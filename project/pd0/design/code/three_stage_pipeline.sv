==> flow/design.v <==
package constants_pkg;
typedef enum logic [1:0] {
    ADD = 2'b00,
    SUB = 2'b01,
    AND = 2'b10,
    OR =  2'b11
} aluSel_e  ;
endpackage
import constants_pkg::*;
module alu #(
              parameter int DWIDTH = 8)(
                                         input logic [1:0]         sel_i,
                                         input logic [DWIDTH-1:0]  op1_i,
                                         input logic [DWIDTH-1:0]  op2_i,
                                         output logic [DWIDTH-1:0] res_o,
                                         output logic zero_o,
                                         output logic neg_o
                                        );
    always @* begin
        case(sel_i)
            ADD: res_o = op1_i + op2_i; 
            SUB: res_o = op1_i - op2_i;
            AND: res_o = op1_i & op2_i; 
            OR : res_o = op1_i | op2_i; 
        endcase    
        zero_o = op1_i-op2_i == 0 ? 1 : 0;
        neg_o = res_o[3];
    end
endmodule: alu
module reg_rst #(parameter int DWIDTH = 32)(
                                            input logic clk,
                                            input logic rst,
                                            input logic [DWIDTH-1:0] in_i,
                                            output logic [DWIDTH-1:0] out_o
                                            );
    always_ff @(posedge clk) begin
        out_o <= in_i;
        if (rst==1) begin
            out_o <= 0;
        end
    end
endmodule: reg_rst
module three_stage_pipeline #(
			                  parameter int DWIDTH = 8)(
			                                            input logic               clk,
			                                            input logic               rst,
			                                            input logic [DWIDTH-1:0]  op1_i,
			                                            input logic [DWIDTH-1:0]  op2_i,
			                                            output logic [DWIDTH-1:0] res_o
			                                            );
    wire [31:0] aluAddOp1;
    reg_rst #(DWIDTH)S1op1(.clk(clk),.rst(rst),.in_i(op1_i),.out_o(aluAddOp1));
    wire [31:0] aluAddOp2;
    reg_rst #(DWIDTH)S1op2(.clk(clk),.rst(rst),.in_i(op2_i),.out_o(aluAddOp2));
    wire [31:0] s2op1;
    alu #(DWIDTH) adder(.op1_i(aluAddOp1),.op2_i(aluAddOp2),.sel_i(0), .res_o(s2op1));
    wire [31:0] aluSubOp1;
    reg_rst #(DWIDTH)S2op1(.clk(clk),.rst(rst),.in_i(aluAddOp1),.out_o(aluSubOp1));
    wire [31:0] aluSubOp2;
    reg_rst #(DWIDTH)S2op2(.clk(clk),.rst(rst),.in_i(s2op1),.out_o(aluSubOp2));
    wire [31:0] s3out;    
    alu #(DWIDTH) subber(.op1_i(aluSubOp1),.op2_i(aluSubOp2),.sel_i(1), .res_o(s3out));
    reg_rst #(DWIDTH)S3out(.clk(clk),.rst(rst),.in_i(s3out),.out_o(res_o));
endmodule: three_stage_pipeline
# Tool chain data of three_stage_pipeline
# The steps from the RTL of three_stage_pipeline to its reports follow in flow order.
# Line numbers count from 1 in the design file above.
inputs:
  design: "three_stage_pipeline"
  clock: "clk"
  cell_library: "sky130hd"
  pvt_corner: "tt_025C_1v80"

# Word level
# Source: Yosys, flattened and elaborated, memories not mapped. Widths are those after wreduce; folded enables and synchronous resets count as part of the registers. Registers that Yosys merges into a memory's read port (data or address) are not register bits. Print and check cells do not count. Equal cells are merged and count once.
bits:
  register_bits: 40
  input_bits: 18
  wordCells: 7
classes:
  n_addsub: 2
ops:
  columns: ["op", "count"]
  rows:
  - ["8-bit adder", 1]
  - ["8-bit subtractor", 1]

# Logic depth
# Longest topological path by Yosys (ltp), each cell counted once; first at word level (registers and memories cut), then after technology mapping (sequential cells cut; the memories' decode and read muxes count).
logic_depth:
  word_depth: 1
  ABC_AREA: 0
  depth_mapped: 8

# Synthesis result
# The flow's flattened synthesis, as Yosys stat reports it; memories are mapped. The netlist is that of the ABC_AREA named above (0 if unset); the other value can give another one.
# Totals and module areas in this step are rounded.
mapped:
  stdcells: 171
  synth_area_mm2: 0.0017
  ff_cells: 40
  buffers: 5
types:
  columns: ["cell", "count", "type_area_um2"]
  rows:
  - ["sky130_fd_sc_hd__dfxtp_1", 40, 800.768]
  - ["sky130_fd_sc_hd__ha_1", 14, 175.168]
  - ["sky130_fd_sc_hd__nor2b_1", 27, 168.912]
  - ["sky130_fd_sc_hd__a21o_1", 6, 45.043]
  - ["sky130_fd_sc_hd__inv_1", 11, 41.29]
  - ["sky130_fd_sc_hd__a21oi_1", 8, 40.038]
  - ["sky130_fd_sc_hd__fa_1", 2, 40.038]
  - ["sky130_fd_sc_hd__nor3_1", 7, 35.034]
  - ["sky130_fd_sc_hd__o21ai_0", 7, 35.034]
  - ["sky130_fd_sc_hd__nor2_1", 9, 33.782]
  - ["sky130_fd_sc_hd__nand2b_1", 4, 25.024]
  - ["sky130_fd_sc_hd__a211oi_1", 3, 22.522]
  - ["sky130_fd_sc_hd__buf_6", 2, 22.522]
  - ["sky130_fd_sc_hd__nor3b_1", 3, 22.522]
  - ["sky130_fd_sc_hd__nand3_1", 4, 20.019]
  - ["sky130_fd_sc_hd__o31a_1", 2, 17.517]
  - ["sky130_fd_sc_hd__or3b_2", 2, 17.517]
  - ["sky130_fd_sc_hd__xnor2_1", 2, 17.517]
# Not listed: further types 12, cells in them 18.
# By module: a second synthesis without flattening, with its own total; a netlist apart from the flattened one above.
hier_totals:
  hier_cells: 400
  area_unflattened_mm2: 0.0034
# Rows give one instance, submodules left out.
by_module:
  columns: ["mod", "n_inst", "n_cells", "mod_area_mm2", "mod_seq_area_mm2"]
  rows:
  - ["alu (DWIDTH=8)", 2, 159, 0.0012, 0]
  - ["reg_rst (DWIDTH=8)", 5, 16, 0.00021, 0.00016]
  - ["three_stage_pipeline", 1, 2, 0.0000075, 0]

# Path before layout
# Source: OpenSTA report_checks on the synthesized netlist (no wires, ideal clock, input and output delay 20% of the period each), path of least setup slack; recovery checks are left aside. Register names are those of the netlist, which keeps one name where synthesis merged equal registers.
synth_timing:
  path_type: "reg-to-reg"
  start: "reg S2op2.out_o[4]"
  end: "reg S3out.out_o[7]"
  period_ns: 1.93
  arrival_time_ns: 1.509
  path_slack_ns: 0.351
  delay_ns: 1.579
  path_stages: 7
  n_path_buf: 0
  synth_period_reached_ns: 1.579
# "delay_ns" is the arrival time less input delay plus setup time.
# "path_stages": output pins that drive a net of the path, with the launching flip-flop's if there is one; two outputs of one cell count as two.
# "synth_period_reached_ns" is the clock period less the worst setup slack; recovery checks do not enter. This is arithmetic on one report: input and output delays are still those of the set period (20% each).
# The rows between start and end are the longest chain of elaborated cells between them; the timing report does not say that the signal goes this way. Where chains are equally long, one stands for them.
# A line is the first line of the expression or statement that the cell stems from. Yosys adds cells for indexed reads and writes and turns some case tables into memories.
synth_via:
  path_cell_list: "sky130_fd_sc_hd__dfxtp_1 -> sky130_fd_sc_hd__inv_1 -> sky130_fd_sc_hd__ha_1 -> sky130_fd_sc_hd__a21o_1 -> sky130_fd_sc_hd__a31o_1 -> sky130_fd_sc_hd__or3_1 -> sky130_fd_sc_hd__a21oi_1"
  elab_chain_len: 1
  cone_cells: 1
  lines_between: 1
  classes_between: "add/sub: 1"
synth_lines:
  columns: ["item", "line_no", "text"]
  rows:
  - ["start: declaration", 34, "output logic [DWIDTH-1:0] out_o"]
  - ["start: assignment", 37, "out_o <= in_i;"]
  - ["start: assignment", 39, "out_o <= 0;"]
  - ["8-bit subtractor", 22, "SUB: res_o = op1_i - op2_i;"]
  - ["end: assignment", 37, null]
  - ["end: assignment", 39, null]
  - ["end: declaration", 34, null]

# Path in the finished layout
# From the final timing report of entry A: the path of least setup slack in the routed layout; clock arrival at registers is part of the times.
layout_timing:
  path_type: "reg-to-reg"
  start: "reg S2op2.out_o[4]"
  end: "reg S3out.out_o[7]"
  period_ns: 1.65
  arrival_time_ns: 1.80
  path_slack_ns: 0.07
  path_stages: 7
  n_path_buf: 0
# The rows between start and end are the longest chain of elaborated cells between them; the timing report does not say that the signal goes this way. Where chains are equally long, one stands for them.
layout_via:
  path_cell_list: "sky130_fd_sc_hd__dfxtp_1 -> sky130_fd_sc_hd__inv_1 -> sky130_fd_sc_hd__ha_1 -> sky130_fd_sc_hd__a21o_1 -> sky130_fd_sc_hd__a31o_1 -> sky130_fd_sc_hd__or3_1 -> sky130_fd_sc_hd__a21oi_1"
  elab_chain_len: 1
  cone_cells: 1
  lines_between: 1
  classes_between: "add/sub: 1"
layout_lines:
  columns: ["item", "line_no", "text"]
  rows:
  - ["start: declaration", 34, "output logic [DWIDTH-1:0] out_o"]
  - ["start: assignment", 37, "out_o <= in_i;"]
  - ["start: assignment", 39, "out_o <= 0;"]
  - ["8-bit subtractor", 22, "SUB: res_o = op1_i - op2_i;"]
  - ["end: assignment", 37, null]
  - ["end: assignment", 39, null]
  - ["end: declaration", 34, null]

# Top module three_stage_pipeline; platform sky130hd; tools Yosys and OpenROAD; 2 stored runs in no particular order. Input and output delays are each 20% of the period that was set; the output load is 0.01 pF.
# "achievedPeriod_ns" is the run's clock period less its worst setup slack. It is reckoned from that one timing run; input and output delays stay at 20% of the period that was set.
# By "worst_setup_path_time_ns" is meant the share of the clock period that the worst setup path is allowed (20% is reserved at inputs, 20% at outputs), minus its slack. Clock arrival times at its registers enter into it.
# "totalPower_uw" is the tool's figure for a default switching activity; nothing was simulated.
# Values from the reports are rounded here.
runs:
  - name: "entry A"
    settings:
      period_ns: 1.65
      CAP_MARGIN: 20
      CORE_MARGIN: 2
      CORE_UTILIZATION: 40
      SLEW_MARGIN: 20
    results:
      layout_stdcell_area_mm2: 0.0022
      tns_ns: 0.000
      ys_area_mm2: 0.0017
      dieArea_mm2: 0.0048
      holdWs_ns: 0.47
      totalPower_uw: 2100
      achievedPeriod_ns: 1.579
      final_setup_ws_ns: 0.071
      layout_utilization_pct: 54
      worst_setup_path_time_ns: 1.58
      timing.worst_path_kind: "reg-to-reg"
  - name: "entry B"
    settings:
      period_ns: 1.33
      CORE_UTILIZATION: 24
      SETUP_SLACK_MARGIN: 0.11
      PLACE_DENSITY_LB_ADDON: 0.05
      HOLD_SLACK_MARGIN: 0.25
      CORE_ASPECT_RATIO: 1.95
      ABC_AREA: 0
      GPL_ROUTABILITY_DRIVEN: 0
      CTS_CLUSTER_SIZE: 65
      CAP_MARGIN: 20
      MIN_ROUTING_LAYER: "met2"
      CORE_MARGIN: 2
      SLEW_MARGIN: 20
    results:
      layout_stdcell_area_mm2: 0.0027
      tns_ns: -1.5
      ys_area_mm2: 0.0017
      dieArea_mm2: 0.0079
      holdWs_ns: 0.48
      totalPower_uw: 3400
      achievedPeriod_ns: 1.545
      final_setup_ws_ns: -0.22
      layout_utilization_pct: 39
      worst_setup_path_time_ns: 1.55
      timing.worst_path_kind: "reg-to-reg"
